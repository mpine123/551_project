==> flow/design.v <==
module uart_rx(clk,rst_n, rx, rx_rdy,rx_data);
input rx,clk,rst_n;
output rx_rdy;
output logic [7:0] rx_data;
typedef enum reg [1:0]{IDLE,FRONT_PORCH,RX,BACK_PORCH}state_t;
state_t state, next_state;
reg [11:0] baudCounter;
reg [2:0] cnt;
logic half_baud, full_baud, shift_reg_full, shift, clr_baud, clr_shift_reg;
always_ff @(posedge clk, negedge rst_n) begin
	if(!rst_n)begin
		state <= IDLE;
	end else begin
		state <= next_state;
	end
end
always_ff @(posedge clk, negedge rst_n) begin
	if(!rst_n )begin
		rx_data <= 8'h00;
	end 
	else if(clr_shift_reg)begin
		rx_data <= 8'h00;
	end
	else begin
		if(shift)begin
			rx_data <= {rx, rx_data[7:1]};
		end else begin
			rx_data <= rx_data;
		end
	end
end
always_ff @(posedge clk, negedge rst_n) begin
	if(!rst_n)begin
		baudCounter <= 12'h000;
	end 
	else if(clr_baud)begin
		baudCounter <= 12'h000;
	end
	else begin
		baudCounter <= baudCounter + 1;
	end
end
always_ff @(posedge clk, negedge rst_n) begin
	if(!rst_n) begin
		cnt <= 3'b000;
	end 
	else if(clr_shift_reg) begin
		cnt <= 3'b000;
	end
	else begin 
		if(shift)begin
			cnt <= cnt + 1;
		end else begin
			cnt <= cnt;	
		end
	end
end
always_comb begin
	clr_baud = 0;
	clr_shift_reg = 0;
	next_state = IDLE;
	shift=0;
	case(state)
		IDLE: begin
			if(!rx)begin
				next_state = FRONT_PORCH;
			end else begin
				clr_baud = 1;
				clr_shift_reg = 1;
			end
		end
		FRONT_PORCH: begin
			if(half_baud)begin
				next_state = RX;
				clr_baud = 1;
				clr_shift_reg = 1;
			end else begin
				clr_shift_reg = 1;
				next_state = FRONT_PORCH;
			end
		end
		RX: begin
			if(~shift_reg_full && full_baud)begin
				next_state = RX;
				clr_baud = 1;
				shift=1;
			end else if(shift_reg_full && full_baud) begin
				clr_baud = 1;
				next_state = BACK_PORCH;
				shift=1;
			end else begin
				next_state = RX;				
			end
		end
		default: begin
			if(half_baud)begin
			end else begin
				next_state = BACK_PORCH;
			end
		end
	endcase
end
assign half_baud = (baudCounter == 12'h516) ? 1 : 0; 
assign full_baud = (baudCounter == 12'hA2C) ? 1 : 0; 
assign shift_reg_full = (cnt == 3'h7) ? 1 : 0;
assign rx_rdy = ((state == BACK_PORCH) && half_baud) ? 1 : 0;
endmodule
Reports on uart_rx
Tool output for the design above, in the order of the flow.
Lines are those of the file above, counted from 1.
Library cell names are shortened.
{ "design": {"design": "uart_rx", "clock": "clk", "cell_library": "sky130hd", "lib_corner": "tt_025C_1v80"} }

After elaboration
Counts by Yosys on the flattened word-level netlist (proc, flatten, opt, wreduce; memories kept). Register bits leave out memories and registers merged into their read ports (data or address). Print and check cells are left out.
{ "bits": {"reg_bits": 25} }
{ "op_classes": {"n_addsub": 2, "n_eq": 6, "n_mux": 22, "bitwise": 1, "reduce_logical": 5} }
{ "ops": {"columns": ["cell", "n"], "rows": [
  ["2-to-1 mux 8 bit", 2],
  ["adder 12 x 1 -> 12 bit (second input constant)", 1],
  ["equality test 12 x 11 -> 1 bit (second input constant)", 1],
  ["equality test 12 bit (second input constant)", 1],
  ["2-to-1 mux 12 bit", 1],
  ["2-to-1 mux 1 bit", 12],
  ["case mux 2 bit (select 3 bit)", 1],
  ["2-to-1 mux 3 bit", 2],
  ["equality test 2 bit (second input constant)", 2],
  ["2-to-1 mux 2 bit", 2],
  ["logical AND 1 bit", 3],
  ["adder 3 x 1 -> 3 bit (second input constant)", 1],
  ["equality test 3 bit (second input constant)", 1],
  ["case mux 1 bit (select 3 bit)", 1],
  ["equality test 2 x 1 -> 1 bit (second input constant)", 1],
  ["zero test 2 bit", 1],
  ["nonzero test 2 bit", 1],
  ["case mux 1 bit (select 2 bit)", 1],
  ["inverter 1 bit", 1]
]} }

Logic depth
Yosys ltp: most cells in a row. Word level: on the elaborated netlist, between registers, memories and ports. Mapped: between sequential cells and ports; inverters and the memories' decode and read muxes count.
{ "logic_depth": {"ltp_word": 8, "abc_area": 1, "mapped_depth": 10, "mapped_depth_nobuf": 9} }

Synthesis result
Source: synth_stat.txt of the flow (Yosys; design flattened, memories mapped). It holds for the ABC_AREA given above (unset counts as 0); a run with the other value may have another netlist.
{ "types": {"columns": ["cell_type", "n", "area_total_um2"], "rows": [
  ["dfrtp_1", 26, 650.624],
  ["nand2_1", 49, 183.926],
  ["nand3_1", 22, 110.106],
  ["nor2_1", 22, 82.579],
  ["inv_1", 20, 75.072],
  ["ha_1", 5, 62.56],
  ["xor2_1", 6, 52.55],
  ["nand4_1", 6, 37.536],
  ["dfstp_2", 1, 26.275],
  ["nand3_2", 2, 20.019],
  ["o21ai_0", 4, 20.019],
  ["and2_1", 3, 18.768],
  ["nor2_2", 3, 18.768],
  ["xnor2_1", 2, 17.517],
  ["buf_6", 1, 11.261],
  ["nor3_1", 2, 10.01],
  ["a21oi_2", 1, 8.758],
  ["buf_4", 1, 7.507]
]} }
Not listed: further types 4, cells in them 4.
{ "mapped": {"stdcells": 180, "yosys_area_mm2": 0.0014326, "seq_area_mm2": 0.0006769, "ffs": 27, "buffers": 4} }

Path before layout
Path of least setup slack by OpenSTA after synthesis, without wires, with an ideal clock, recovery checks aside; 20% of the period is set as input and as output delay. Where synthesis merged equal registers, the netlist keeps one of their names.
{ "synth_path": {"path_kind": "register -> output", "startpoint": "register baudCounter[0]", "endpoint": "output port rx_rdy", "clock_period_ns": 1.96, "launch_ns": 0.000, "arrival_ns": 1.061, "setup_slack_ns": 0.507, "delay_ns": 1.061, "stages": 7, "synth_period_reached_ns": 1.453} }
"delay_ns" is the arrival time less input delay plus setup time.
At an output port there is no setup time.
"stages": output pins that drive a net of the path, with the launching flip-flop's if there is one; two outputs of one cell count as two.
"synth_period_reached_ns" is the clock period less the worst setup slack; recovery checks do not enter. This is arithmetic on one report: input and output delays are still those of the set period (20% each).
Between the ends stands the longest chain of elaborated cells between them, by number of cells; it is not shown to be the way that was timed. Of several equally long chains one is given.
A line is the first line of the expression or statement that the cell stems from. Yosys adds cells for indexed reads and writes and turns some case tables into memories.
At most two assigning lines are given for a register; there are more.
{ "synth_between": {"path_cell_list": "dfrtp_1 -> inv_1 -> ha_1 -> nand3_1 -> nor2_1 -> nand2_1 -> nor2_1", "elab_chain_cells": 4, "cone_cells": 4, "cone_lines": 2, "cone_classes": "eq/ne: 1; mux: 2; reduce/logical: 1"} }
{ "synth_rtl": {"columns": ["item", "line_no", "text"], "rows": [
  ["from (decl)", 7, "reg [11:0] baudCounter;"],
  ["from (assign)", 34, "baudCounter <= 12'h000;"],
  ["from (assign)", 40, "baudCounter <= baudCounter + 1;"],
  ["equality test 12 x 11 -> 1 bit", 103, "assign half_baud = (baudCounter == 12'h516) ? 1 : 0;"],
  ["2-to-1 mux 1 bit", 103, null],
  ["logical AND 1 bit", 106, "assign rx_rdy = ((state == BACK_PORCH) && half_baud) ? 1 : 0;"],
  ["2-to-1 mux 1 bit", 106, null],
  ["to (decl)", 3, "output rx_rdy;"]
]} }

Worst path after layout
From the final timing report of flow run A: the path of least setup slack in the routed layout; clock arrival at registers is part of the times.
{ "layout_path": {"path_kind": "register -> output", "startpoint": "register baudCounter[0]", "endpoint": "output port rx_rdy", "clock_period_ns": 2.92, "launch_ns": 0.27, "arrival_ns": 1.94, "setup_slack_ns": 0.40, "stages": 8} }
Between the ends stands the longest chain of elaborated cells between them, by number of cells; it is not shown to be the way that was timed. Of several equally long chains one is given.
At most two assigning lines are given for a register; there are more.
{ "layout_between": {"path_cell_list": "dfrtp_1 -> inv_1 -> ha_1 -> nand3_1 -> nor2_1 -> nand2_1 -> nor2_1 -> clkdlybuf4s50_1", "elab_chain_cells": 4, "cone_cells": 4, "cone_lines": 2, "cone_classes": "eq/ne: 1; mux: 2; reduce/logical: 1"} }
{ "layout_rtl": {"columns": ["item", "line_no", "text"], "rows": [
  ["from (decl)", 7, "reg [11:0] baudCounter;"],
  ["from (assign)", 34, "baudCounter <= 12'h000;"],
  ["from (assign)", 40, "baudCounter <= baudCounter + 1;"],
  ["equality test 12 x 11 -> 1 bit", 103, "assign half_baud = (baudCounter == 12'h516) ? 1 : 0;"],
  ["2-to-1 mux 1 bit", 103, null],
  ["logical AND 1 bit", 106, "assign rx_rdy = ((state == BACK_PORCH) && half_baud) ? 1 : 0;"],
  ["2-to-1 mux 1 bit", 106, null],
  ["to (decl)", 3, "output rx_rdy;"]
]} }

Subject: uart_rx on sky130hd, stored results

Hello all,

Record of 2 stored runs of the RTL-to-layout flow on uart_rx, platform sky130hd. The runs are unordered. Constraints: input delay and output delay 20% of the set period each, output load 0.01 pF.
"worst_path_allowed_less_slack_ns" = time allowed to the worst setup path (clock period - input delay - output delay, where it has them) - its slack; a late launch clock adds to it, a late capture clock takes from it.
"design_power_uw": no workload was simulated; the value follows from the tool's default switching activity.
[
  {
    "run": "flow run A",
    "settings": { "period_ns": 2.92, "CORE_UTILIZATION": 42, "SETUP_SLACK_MARGIN": -0.24, "PLACE_DENSITY_LB_ADDON": 0.27, "CORE_ASPECT_RATIO": 0.9, "ABC_AREA": 1, "CAP_MARGIN": 30, "CORE_MARGIN": 2, "SLEW_MARGIN": 20 },
    "results": { "design_die_area_mm2": 0.0038949, "worst_path_allowed_less_slack_ns": 1.94, "worst_setup_path_type": "register -> output", "setupTns_ns": 0.000, "stdcell_area_mm2": 0.0016241, "design_power_uw": 919.9, "synth_chip_area_mm2": 0.0014326, "setup_worst_slack_ns": 0.397 }
  },
  {
    "run": "flow run B",
    "settings": { "period_ns": 2.05, "CORE_UTILIZATION": 60, "SETUP_SLACK_MARGIN": 0.13, "PLACE_DENSITY_LB_ADDON": 0.26, "HOLD_SLACK_MARGIN": 0.16, "CELL_PAD_IN_SITES_GLOBAL_PLACEMENT": 0, "CTS_CLUSTER_DIAMETER": 381, "CAP_MARGIN": 35, "SLEW_MARGIN": 25, "CORE_MARGIN": 2 },
    "results": { "design_die_area_mm2": 0.0025888, "worst_path_allowed_less_slack_ns": 1.75, "worst_setup_path_type": "register -> output", "setupTns_ns": -0.766, "stdcell_area_mm2": 0.0017842, "design_power_uw": 1357, "synth_chip_area_mm2": 0.0013188, "setup_worst_slack_ns": -0.106 }
  }
]

Thanks

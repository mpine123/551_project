==> flow/design.v <==
module uart_tx(clk,rst_n, tx_start, tx_data,tx,tx_rdy);
input clk,rst_n,tx_start;
input reg[7:0] tx_data;
output tx;
output reg tx_rdy;
typedef enum reg {IDLE,TX}state_t;
state_t state,next_state;
reg [9:0] shift_reg;
reg [3:0] shift_index_counter;
reg[11:0]baud_count;
logic[9:0]next_shift_reg;
logic[9:0]ld_shift_reg;
logic bit_full,baud_full,shift,load,clr;
always_ff @(posedge clk, negedge rst_n) begin
	if(!rst_n)begin
		state <= IDLE;
	end else begin
		state <= next_state;
	end
end
always_ff @(posedge clk, negedge rst_n) begin
	if(!rst_n) shift_reg <= 10'h3FF;
	else if(load) begin 
		shift_reg<=ld_shift_reg;
	end
	else if(baud_full) shift_reg <= next_shift_reg;
	else 
		shift_reg <= shift_reg;
end
always_ff @(posedge clk, negedge rst_n) begin
	if(~rst_n)begin
		baud_count <= 12'h000;
	end 
	else if(clr) baud_count <= 12'h000;
	else begin
		baud_count <= baud_count + 1;
	end
end
always_ff @(posedge clk, negedge rst_n) begin
	if(!rst_n) begin
		shift_index_counter <= 4'h0;
	end
	else if(state == IDLE) shift_index_counter<=4'h0;
	 else begin 
		if(shift)begin
			shift_index_counter <= shift_index_counter + 1;
		end else begin
			shift_index_counter <= shift_index_counter;	
		end
	end
end
always_comb begin
shift=0;
load=0;
clr=0;
tx_rdy=0;
next_state=IDLE;
	case(state)
		IDLE: begin
			if(tx_start)begin
				load=1;
				clr=1;
				next_state=TX;
			end
			else begin
				clr=1;
				tx_rdy=1;	
			end
		end
		TX: begin
			if(bit_full) begin
				next_state=IDLE;
			end
			else begin
				if(baud_full) begin
					shift=1;
					clr=1;
					next_state=TX;
				end
				else begin
					next_state=TX;
				end
			end
		end
		default: begin 
			next_state=IDLE;
		end
	endcase
end
assign bit_full = (shift_index_counter == 4'hA) ? 1:0;
assign baud_full = (baud_count == 12'hA2C)? 1:0;
assign tx=shift_reg[0];
assign next_shift_reg={1'b1,{shift_reg[9:1]}};
assign ld_shift_reg={1'b1,tx_data,1'b0};
endmodule 
---- From RTL to reports: uart_tx ----
Tool output for the design above, in the order of the flow.
Line numbers count from 1 in the design file above.
Operators carry their Yosys type and port widths (W data, S select, Z words).
Cell names lack the library's common part.
Not given: -
design
  top module .............................. uart_tx
  clock input ............................. clk
  cell library ............................ sky130hd
  timing corner ........................... tt_025C_1v80

---- Word level ----
Source: Yosys, flattened and elaborated, memories not mapped. Widths are those after wreduce. Registers that Yosys merges into a memory's read port (data or address) are not register bits. Print and check cells do not count. Equal cells are merged and count once.
word-level totals
  elaborated cells ........................ 28
  bits of input ports ..................... 11
  register bits after elaboration ......... 27
  output and inout bits ................... 2
cells by class
  bitwise operators ....................... 1
  reduce/logical cells .................... 1
  add/sub/neg operators ................... 2
  multiplexer cells ....................... 17
  equal/unequal tests ..................... 3
operators with widths
  kind                     count
  $mux W10                 2
  $add A12 B1 Y12 const B  1
  $eq A12 B12 Y1 const B   1
  $mux W12                 1
  $pmux W1 S2              5
  $mux W4                  2
  $mux W1                  7
  $add A4 B1 Y4 const B    1
  $eq A4 B4 Y1 const B     1
  $ne A2 B1 Y1 const B     1
  $reduce_bool A2 Y1       1
  $not A1 Y1               1

---- Depth ----
Longest topological path by Yosys (ltp), each cell counted once; first at word level (registers and memories cut), then after technology mapping (sequential cells cut; the memories' decode and read muxes count).
logic depth
  depth in word-level cells ............... 7
  ABC_AREA ................................ 0
  depth in mapped cells ................... 6
  mapped depth without buffers ............ 5

---- Mapped cells and area ----
Yosys stat after the flow's synthesis: flattened, memories mapped to cells. It holds for the ABC_AREA given above (unset counts as 0); a run with the other value may have another netlist.
Totals and module areas in this step are rounded.
mapped netlist
  cell area after synthesis ............... 1470 µm²
  standard cells after synthesis .......... 148
  buffers ................................. 12
  flip-flops .............................. 26
  sequential area ......................... 661.9 µm²
cell types
  type      count  area in all (µm²)
  dfrtp_1   17     425.408
  dfstp_2   9      236.477
  o31ai_1   12     90.086
  nand4_1   11     68.816
  nor2_1    14     52.55
  a31oi_1   8      50.048
  ha_1      4      50.048
  a21oi_1   9      45.043
  mux2i_1   4      40.038
  buf_6     3      33.782
  nand2_1   8      30.029
  nand3_1   6      30.029
  or4_1     4      30.029
  o41ai_4   1      27.526
  inv_1     6      22.522
  nor4_4    1      21.27
  nand2b_1  3      18.768
  or3_1     3      18.768
Not listed: further types 17, cells in them 25.

---- Worst setup path after synthesis ----
OpenSTA on the mapped netlist: ideal clock, no wires. The path of least setup slack (recovery checks aside). Input and output delay are each 20% of the period. Register names are those of the netlist, which keeps one name where synthesis merged equal registers.
path post-synthesis
  path kind ............................... register -> register
  start ................................... reg baud_count[7]
  end ..................................... reg shift_index_counter[0]
  path delay .............................. 1.580 ns
  data required time ...................... 3.311 ns
  setup time .............................. 0.079 ns
  buffers on the path ..................... 2
  launch time at the first pin ............ 0.000 ns
  stages on the path ...................... 6
  setup slack ............................. 1.810 ns
  clock period ............................ 3.39 ns
  data arrival time ....................... 1.501 ns
  period reached after synthesis .......... 1.58 ns
"path delay" = arrival - input delay + setup time.
"stages on the path": output pins that drive a net of the path, with the launching flip-flop's if there is one; two outputs of one cell count as two.
"period reached after synthesis" = period - worst setup slack (recovery checks aside). The figure is calculated, with input and output delays left at 20% of the set period.
The rows between start and end are the longest chain of elaborated cells between them; the timing report does not say that the signal goes this way. Where chains are equally long, one stands for them.
A line is the first line of the expression or statement that the cell stems from. Yosys adds cells for indexed reads and writes and turns some case tables into memories.
At most two assigning lines are given for a register; there are more.
between the ends, post-synthesis
  path through ............................ dfrtp_1 -> buf_6 -> or3b_4 -> buf_6 -> nor4_4 -> mux2i_1
  length of the longest elaborated chain .. 7
  elaborated cells on any way between the ends .. 8
  RTL lines with such cells ............... 6
  classes of those cells .................. 2 x eq/ne; 6 x mux
RTL lines, path post-synthesis
  item            RTL line  RTL
  from (decl)     10        reg[11:0]baud_count;
  from (assign)   32        baud_count <= 12'h000;
  from (assign)   36        baud_count <= baud_count + 1;
  $eq A12 B12 Y1  91        assign baud_full = (baud_count == 12'hA2C)? 1:0;
  $mux W1         91
  $mux W1         75        if(baud_full) begin
  $mux W1         71        if(bit_full) begin
  $pmux W1 S2     58        case(state)
  $mux W4         45        if(shift)begin
  $mux W4         43        else if(state == IDLE) shift_index_counter<=4'h0;
  to (assign)     46        shift_index_counter <= shift_index_counter + 1;
  to (assign)     48        shift_index_counter <= shift_index_counter;
  to (decl)       9         reg [3:0] shift_index_counter;

---- Worst path after layout ----
Path of least setup slack in the final report of flow run 1 (OpenROAD, finished layout, wires in). Where an end is a register, its clock arrival counts in the times.
path post-layout
  path kind ............................... register -> register
  start ................................... reg baud_count[7]
  end ..................................... reg shift_index_counter[1]
  stages on the path ...................... 5
  clock period ............................ 1.2 ns
  data required time ...................... 1.40 ns
  launch time at the first pin ............ 0.27 ns
  setup time .............................. 0.07 ns
  buffers on the path ..................... 1
  data arrival time ....................... 1.78 ns
  setup slack ............................. -0.39 ns
The rows between start and end are the longest chain of elaborated cells between them; the timing report does not say that the signal goes this way. Where chains are equally long, one stands for them.
At most two assigning lines are given for a register; there are more.
between the ends, post-layout
  path through ............................ dfrtp_1 -> or3b_4 -> buf_6 -> nor4_4 -> mux2i_1
  length of the longest elaborated chain .. 7
  elaborated cells on any way between the ends .. 8
  RTL lines with such cells ............... 6
  classes of those cells .................. 2 x eq/ne; 6 x mux
RTL lines, path post-layout
  item            RTL line  RTL
  from (decl)     10        reg[11:0]baud_count;
  from (assign)   32        baud_count <= 12'h000;
  from (assign)   36        baud_count <= baud_count + 1;
  $eq A12 B12 Y1  91        assign baud_full = (baud_count == 12'hA2C)? 1:0;
  $mux W1         91
  $mux W1         75        if(baud_full) begin
  $mux W1         71        if(bit_full) begin
  $pmux W1 S2     58        case(state)
  $mux W4         45        if(shift)begin
  $mux W4         43        else if(state == IDLE) shift_index_counter<=4'h0;
  to (assign)     46        shift_index_counter <= shift_index_counter + 1;
  to (assign)     48        shift_index_counter <= shift_index_counter;
  to (decl)       9         reg [3:0] shift_index_counter;

Settings and measured results of 2 stored flow runs for module uart_tx (sky130hd), not sorted in any way. The constraints put input and output delay at 20% of the set period each and load the outputs with 0.01 pF.
"period reached" means the clock period less the worst setup slack. The figure is calculated, with input and output delays left at 20% of the set period.
Values from the reports are rounded here.

======== flow run 1 ========
==> flow/run.sh <==
#!/bin/bash
# the make line also repeats the synthesis and layout settings of config.mk as NAME=value (left out here)
make -C /OpenROAD-flow-scripts/flow DESIGN_CONFIG=/design/flow/config.mk WORK_HOME=/design/flow/orfs CLKGATE_MAP_FILE= finish
==> flow/config.mk <==
export PLATFORM = sky130hd
export DESIGN_NAME = uart_tx
export DESIGN_NICKNAME = uart_tx
export VERILOG_FILES = /design/flow/design.v
export SDC_FILE = /design/flow/constraint.sdc
export NUM_CORES = 4
export LEC_CHECK = 0
export ABC_AREA = 0
export CAP_MARGIN = 5
export CELL_PAD_IN_SITES_GLOBAL_PLACEMENT = 3
export CORE_MARGIN = 2
export CORE_UTILIZATION = 26
export CTS_CLUSTER_DIAMETER = 236
export CTS_CLUSTER_SIZE = 33
export GPL_TIMING_DRIVEN = 1
export HOLD_SLACK_MARGIN = -0.07
export MIN_ROUTING_LAYER = met1
export PLACE_DENSITY = 0.89
export SETUP_SLACK_MARGIN = 0.12
export SLEW_MARGIN = 20
==> flow/constraint.sdc <==
create_clock -name core_clock -period 1.2 [get_ports {clk}]
set_input_delay 0.2400 -clock core_clock [delete_from_list [all_inputs] [get_ports {clk}]]
set_output_delay 0.2400 -clock core_clock [all_outputs]
set_load 0.01 [all_outputs]

-------- measured, flow run 1 --------
  period reached .......................... 1.585 ns
  worst setup slack after layout .......... -0.385 ns
  sum of negative setup slack ............. -8.230 ns
  synthesis area .......................... 1470 µm²
  post-route utilization .................. 41.4 %
  standard-cell area after layout ......... 2268 µm²
  die outline area ........................ 6272 µm²

======== flow run 2 ========
==> flow/run.sh <==
#!/bin/bash
# the make line also repeats the synthesis and layout settings of config.mk as NAME=value (left out here)
make -C /OpenROAD-flow-scripts/flow DESIGN_CONFIG=/design/flow/config.mk WORK_HOME=/design/flow/orfs CLKGATE_MAP_FILE= finish
==> flow/config.mk <==
export PLATFORM = sky130hd
export DESIGN_NAME = uart_tx
export DESIGN_NICKNAME = uart_tx
export VERILOG_FILES = /design/flow/design.v
export SDC_FILE = /design/flow/constraint.sdc
export NUM_CORES = 4
export LEC_CHECK = 0
export ABC_AREA = 0
export CAP_MARGIN = 25
export CELL_PAD_IN_SITES_DETAIL_PLACEMENT = 1
export CELL_PAD_IN_SITES_GLOBAL_PLACEMENT = 1
export CORE_MARGIN = 4
export CORE_UTILIZATION = 28
export CTS_CLUSTER_SIZE = 60
export GPL_ROUTABILITY_DRIVEN = 1
export MAX_ROUTING_LAYER = met4
export PLACE_DENSITY_LB_ADDON = 0.29
export SETUP_SLACK_MARGIN = 0.34
export SLEW_MARGIN = 10
==> flow/constraint.sdc <==
create_clock -name core_clock -period 1.16 [get_ports {clk}]
set_input_delay 0.2320 -clock core_clock [delete_from_list [all_inputs] [get_ports {clk}]]
set_output_delay 0.2320 -clock core_clock [all_outputs]
set_load 0.01 [all_outputs]

-------- measured, flow run 2 --------
  period reached .......................... 1.609 ns
  worst setup slack after layout .......... -0.449 ns
  sum of negative setup slack ............. -9.445 ns
  synthesis area .......................... 1470 µm²
  post-route utilization .................. 42.7 %
  standard-cell area after layout ......... 2178 µm²
  die outline area ........................ 6474 µm²

==> flow/design.v <==
module mac(a,b,clr,rst_n,clk,acc);
input clr,clk,rst_n;
input [7:0] a;
input [7:0] b;
output logic [25:0] acc;
logic [15:0]a_se;
logic [15:0]b_se;
logic [25:0]adder_result;
logic [15:0]mult_result;
logic [25:0]mult_result_sign_extended;
always@(posedge clk,negedge rst_n)begin
if(!rst_n) acc <= 16'h0000;
else if(clr) acc <= 16'h0000;
else acc<=adder_result;
end
assign a_se={{8{a[7]}},{a[7:0]}};
assign b_se={{8{b[7]}},{b[7:0]}};
assign mult_result=a_se*b_se;
assign adder_result=acc+mult_result_sign_extended;
assign mult_result_sign_extended = {{10{mult_result[15]}},mult_result};
endmodule
# From RTL to reports: mac
# Tool output for the design above, in the order of the flow.
# Lines are those of the file above, counted from 1.
# A cell with n/a has no value.
[design]
top = "mac"
clock = "clk"
lib = "sky130hd"
pvt_corner = "tt_025C_1v80"

# Elaborated design
# Source: Yosys, flattened and elaborated, memories not mapped. Widths are those after wreduce; folded enables and synchronous resets count as part of the registers. Registers that Yosys merges into a memory's read port (data or address) are not register bits. Print and check cells do not count. Equal cells are merged and count once.
[word_totals]
ff_bits = 26
elab_cells = 4
out_inout_bits = 26
input_bits = 19
[op_classes]
multipliers = 1
muxes = 1
add_sub_neg = 1
[ops]
columns = ["operator", "count"]
rows = [
  ["multiplier 8 x 8 -> 16 bit", 1],
  ["adder 26 bit", 1],
  ["two-way mux 26 bit", 1],
]

# Depth
# Depth = most cells in a row (Yosys ltp): at word level without a register or memory, in the mapped netlist without a sequential cell, where the memories' decode and read muxes count.
[depth]
word_depth = 3
abc_area = 0
ltp_mapped = 27
mapped_depth_nobuf = 27

# After synthesis
# Source: synth_stat.txt of the flow (Yosys; design flattened, memories mapped). It holds for the ABC_AREA given above (unset counts as 0); a run with the other value may have another netlist.
[mapped]
sequential_area_um2 = 650.6
n_buf = 4
ff_cells = 26
cells = 509
mapped_area_um2 = 4530.6
[by_type]
columns = ["type", "count", "area_total_um2"]
rows = [
  ["sky130_fd_sc_hd__fa_1", 56, 1.12E+03],
  ["sky130_fd_sc_hd__ha_1", 56, 700.672],
  ["sky130_fd_sc_hd__dfrtp_1", 26, 650.624],
  ["sky130_fd_sc_hd__inv_1", 95, 356.592],
  ["sky130_fd_sc_hd__and2_1", 47, 294.032],
  ["sky130_fd_sc_hd__xnor2_1", 26, 227.718],
  ["sky130_fd_sc_hd__a21oi_1", 27, 135.13],
  ["sky130_fd_sc_hd__nor2_1", 29, 108.854],
  ["sky130_fd_sc_hd__nand2_1", 26, 97.594],
  ["sky130_fd_sc_hd__nor2b_1", 15, 93.84],
  ["sky130_fd_sc_hd__xor2_1", 10, 87.584],
  ["sky130_fd_sc_hd__a21o_1", 10, 75.072],
  ["sky130_fd_sc_hd__o21ai_0", 13, 65.062],
  ["sky130_fd_sc_hd__a211oi_1", 6, 45.043],
  ["sky130_fd_sc_hd__nand2b_1", 6, 37.536],
  ["sky130_fd_sc_hd__o21a_1", 5, 37.536],
  ["sky130_fd_sc_hd__nor3_1", 7, 35.034],
  ["sky130_fd_sc_hd__o21ai_1", 6, 30.029],
]
# Other cell types: 27; their cells: 43.

# Timing after synthesis
# OpenSTA on the mapped netlist: ideal clock, no wires. The path of least setup slack (recovery checks aside). Input and output delay are each 20% of the period. Register names are those of the netlist, which keeps one name where synthesis merged equal registers.
[synth_timing]
path_kind = "in2reg"
from = "input port b[3]"
to = "register acc[24]"
stages = 24
required_ns = 8.412
setup_time_ns = 0.128
tclk_ns = 8.54
delay_ns = 5.902
path_buffers = 0
setup_slack_ns = 0.931
t_arrival_ns = 7.482
t_first_pin_ns = 1.708
in_delay_ns = 1.708
synth_period_reached_ns = 7.609
# "delay_ns" = arrival - input delay + setup time.
# "stages" counts driving pins, that of a launching flip-flop among them; a cell with two outputs on the path counts twice.
# "synth_period_reached_ns" = period - worst setup slack (recovery checks aside). The figure is calculated, with input and output delays left at 20% of the set period.
# Between the ends stands the longest chain of elaborated cells between them, by number of cells; it is not shown to be the way that was timed. Of several equally long chains one is given.
# Each line given opens the expression or statement behind the cell; cells for indexed reads and writes are added by Yosys, which also makes memories of some case tables.
# A register here has more assigning lines than the two given.
[synth_between]
cell_sequence = "sky130_fd_sc_hd__and2_1 > sky130_fd_sc_hd__fa_1 > sky130_fd_sc_hd__inv_1 > sky130_fd_sc_hd__fa_1 > sky130_fd_sc_hd__inv_1 > sky130_fd_sc_hd__fa_1 > sky130_fd_sc_hd__inv_1 > sky130_fd_sc_hd__fa_1 > sky130_fd_sc_hd__inv_1 > sky130_fd_sc_hd__ha_1 > sky130_fd_sc_hd__a21oi_1 > sky130_fd_sc_hd__nor2b_1 > sky130_fd_sc_hd__a41oi_1 > sky130_fd_sc_hd__a21oi_1 > sky130_fd_sc_hd__xnor2_1 > sky130_fd_sc_hd__ha_1 > sky130_fd_sc_hd__a21oi_1 > sky130_fd_sc_hd__nor2b_1 > sky130_fd_sc_hd__o21ai_0 > sky130_fd_sc_hd__o21ai_0 > sky130_fd_sc_hd__nor2_1 > sky130_fd_sc_hd__o41ai_4 > sky130_fd_sc_hd__a211oi_1 > sky130_fd_sc_hd__mux2_1"
elab_chain_cells = 3
cone_cells = 3
cone_lines = 3
cone_classes = "1 x add/sub; 1 x mul; 1 x mux"
[synth_lines]
columns = ["element", "line", "rtl"]
rows = [
  ["from (decl)", 4, "input [7:0] b;"],
  ["multiplier 8 x 8 -> 16 bit", 18, "assign mult_result=a_se*b_se;"],
  ["adder 26 bit", 19, "assign adder_result=acc+mult_result_sign_extended;"],
  ["two-way mux 26 bit", 13, "else if(clr) acc <= 16'h0000;"],
  ["to (assign)", 13, ""],
  ["to (assign)", 14, "else acc<=adder_result;"],
  ["to (decl)", 5, "output logic [25:0] acc;"],
]

# Worst path after layout
# Path of least setup slack in the final report of flow run A (OpenROAD, finished layout, wires in). Where an end is a register, its clock arrival counts in the times.
[layout_timing]
path_kind = "in2reg"
from = "input port a[6]"
to = "register acc[24]"
path_buffers = 2
tclk_ns = 12.5
setup_time_ns = 0.11
stages = 27
t_first_pin_ns = 2.50
required_ns = 12.66
t_arrival_ns = 8.98
setup_slack_ns = 3.68
in_delay_ns = 2.50
# Between the ends stands the longest chain of elaborated cells between them, by number of cells; it is not shown to be the way that was timed. Of several equally long chains one is given.
# A register here has more assigning lines than the two given.
[layout_between]
cell_sequence = "sky130_fd_sc_hd__clkdlybuf4s50_1 > sky130_fd_sc_hd__and2_1 > sky130_fd_sc_hd__fa_1 > sky130_fd_sc_hd__inv_1 > sky130_fd_sc_hd__fa_1 > sky130_fd_sc_hd__inv_1 > sky130_fd_sc_hd__fa_1 > sky130_fd_sc_hd__inv_1 > sky130_fd_sc_hd__fa_1 > sky130_fd_sc_hd__inv_1 > sky130_fd_sc_hd__ha_1 > sky130_fd_sc_hd__o21ai_0 > sky130_fd_sc_hd__o21bai_1 > sky130_fd_sc_hd__o31a_1 > sky130_fd_sc_hd__a41oi_2 > sky130_fd_sc_hd__a21oi_1 > sky130_fd_sc_hd__xnor2_2 > sky130_fd_sc_hd__buf_6 > sky130_fd_sc_hd__ha_1 > sky130_fd_sc_hd__a21oi_1 > sky130_fd_sc_hd__nor2b_1 > sky130_fd_sc_hd__o21ai_0 > sky130_fd_sc_hd__o21ai_0 > sky130_fd_sc_hd__nor2_1 > sky130_fd_sc_hd__o41ai_4 > sky130_fd_sc_hd__a211oi_2 > sky130_fd_sc_hd__mux2_1"
elab_chain_cells = 3
cone_cells = 3
cone_lines = 3
cone_classes = "1 x add/sub; 1 x mul; 1 x mux"
[layout_lines]
columns = ["element", "line", "rtl"]
rows = [
  ["from (decl)", 3, "input [7:0] a;"],
  ["multiplier 8 x 8 -> 16 bit", 18, "assign mult_result=a_se*b_se;"],
  ["adder 26 bit", 19, "assign adder_result=acc+mult_result_sign_extended;"],
  ["two-way mux 26 bit", 13, "else if(clr) acc <= 16'h0000;"],
  ["to (assign)", 13, ""],
  ["to (assign)", 14, "else acc<=adder_result;"],
  ["to (decl)", 5, "output logic [25:0] acc;"],
]

Subject: flow runs of mac

Hi,

Module mac, platform sky130hd: 2 stored runs of the flow (Yosys, OpenROAD) with differing settings, in no particular order. Input and output delays are each 20% of the period that was set; the output load is 0.01 pF.
"timing.achieved_period_ns" is the run's clock period less its worst setup slack. It is reckoned from that one timing run; input and output delays stay at 20% of the period that was set.

# flow run A
==> flow/run.sh <==
#!/bin/bash
# the make line also repeats the synthesis and layout settings of config.mk as NAME=value (left out here)
make -C /OpenROAD-flow-scripts/flow DESIGN_CONFIG=/design/flow/config.mk WORK_HOME=/design/flow/orfs CLKGATE_MAP_FILE= finish
==> flow/config.mk <==
export PLATFORM = sky130hd
export DESIGN_NAME = mac
export DESIGN_NICKNAME = mac
export VERILOG_FILES = /design/flow/design.v
export SDC_FILE = /design/flow/constraint.sdc
export NUM_CORES = 4
export LEC_CHECK = 0
export ABC_AREA = 0
export CAP_MARGIN = 0
export CELL_PAD_IN_SITES_DETAIL_PLACEMENT = 2
export CELL_PAD_IN_SITES_GLOBAL_PLACEMENT = 2
export CORE_ASPECT_RATIO = 1.82
export CORE_MARGIN = 2
export CORE_UTILIZATION = 30
export CTS_CLUSTER_DIAMETER = 62
export CTS_CLUSTER_SIZE = 21
export GPL_ROUTABILITY_DRIVEN = 0
export GPL_TIMING_DRIVEN = 0
export MIN_ROUTING_LAYER = met1
export SETUP_SLACK_MARGIN = 3.1
export SLEW_MARGIN = 20
export TNS_END_PERCENT = 60
==> flow/constraint.sdc <==
create_clock -name core_clock -period 12.5 [get_ports {clk}]
set_input_delay 2.5000 -clock core_clock [delete_from_list [all_inputs] [get_ports {clk}]]
set_output_delay 2.5000 -clock core_clock [all_outputs]
set_load 0.01 [all_outputs]

==> flow run A: results <==
ys_area_um2=4530.6
die_um2=16144.9
stdcell_area_um2=5356.4
finalUtil_frac=0.362
fin_ws_ns=3.684
hold_ws_ns=0.644
timing.achieved_period_ns=8.816

# flow run B
==> flow/run.sh <==
#!/bin/bash
# the make line also repeats the synthesis and layout settings of config.mk as NAME=value (left out here)
make -C /OpenROAD-flow-scripts/flow DESIGN_CONFIG=/design/flow/config.mk WORK_HOME=/design/flow/orfs CLKGATE_MAP_FILE= finish
==> flow/config.mk <==
export PLATFORM = sky130hd
export DESIGN_NAME = mac
export DESIGN_NICKNAME = mac
export VERILOG_FILES = /design/flow/design.v
export SDC_FILE = /design/flow/constraint.sdc
export NUM_CORES = 4
export LEC_CHECK = 0
export CAP_MARGIN = 30
export CELL_PAD_IN_SITES_DETAIL_PLACEMENT = 1
export CELL_PAD_IN_SITES_GLOBAL_PLACEMENT = 1
export CORE_MARGIN = 2
export CORE_UTILIZATION = 31
export CTS_CLUSTER_DIAMETER = 124
export GPL_ROUTABILITY_DRIVEN = 0
export HOLD_SLACK_MARGIN = 0.1
export MAX_ROUTING_LAYER = met5
export PLACE_DENSITY_LB_ADDON = 0.01
export SETUP_SLACK_MARGIN = 2.9
export SLEW_MARGIN = 20
==> flow/constraint.sdc <==
create_clock -name core_clock -period 9.82 [get_ports {clk}]
set_input_delay 1.9640 -clock core_clock [delete_from_list [all_inputs] [get_ports {clk}]]
set_output_delay 1.9640 -clock core_clock [all_outputs]
set_load 0.01 [all_outputs]

==> flow run B: results <==
ys_area_um2=4530.6
die_um2=15597.5
stdcell_area_um2=6208.4
finalUtil_frac=0.43
fin_ws_ns=2.616
hold_ws_ns=0.632
timing.achieved_period_ns=7.204

Regards
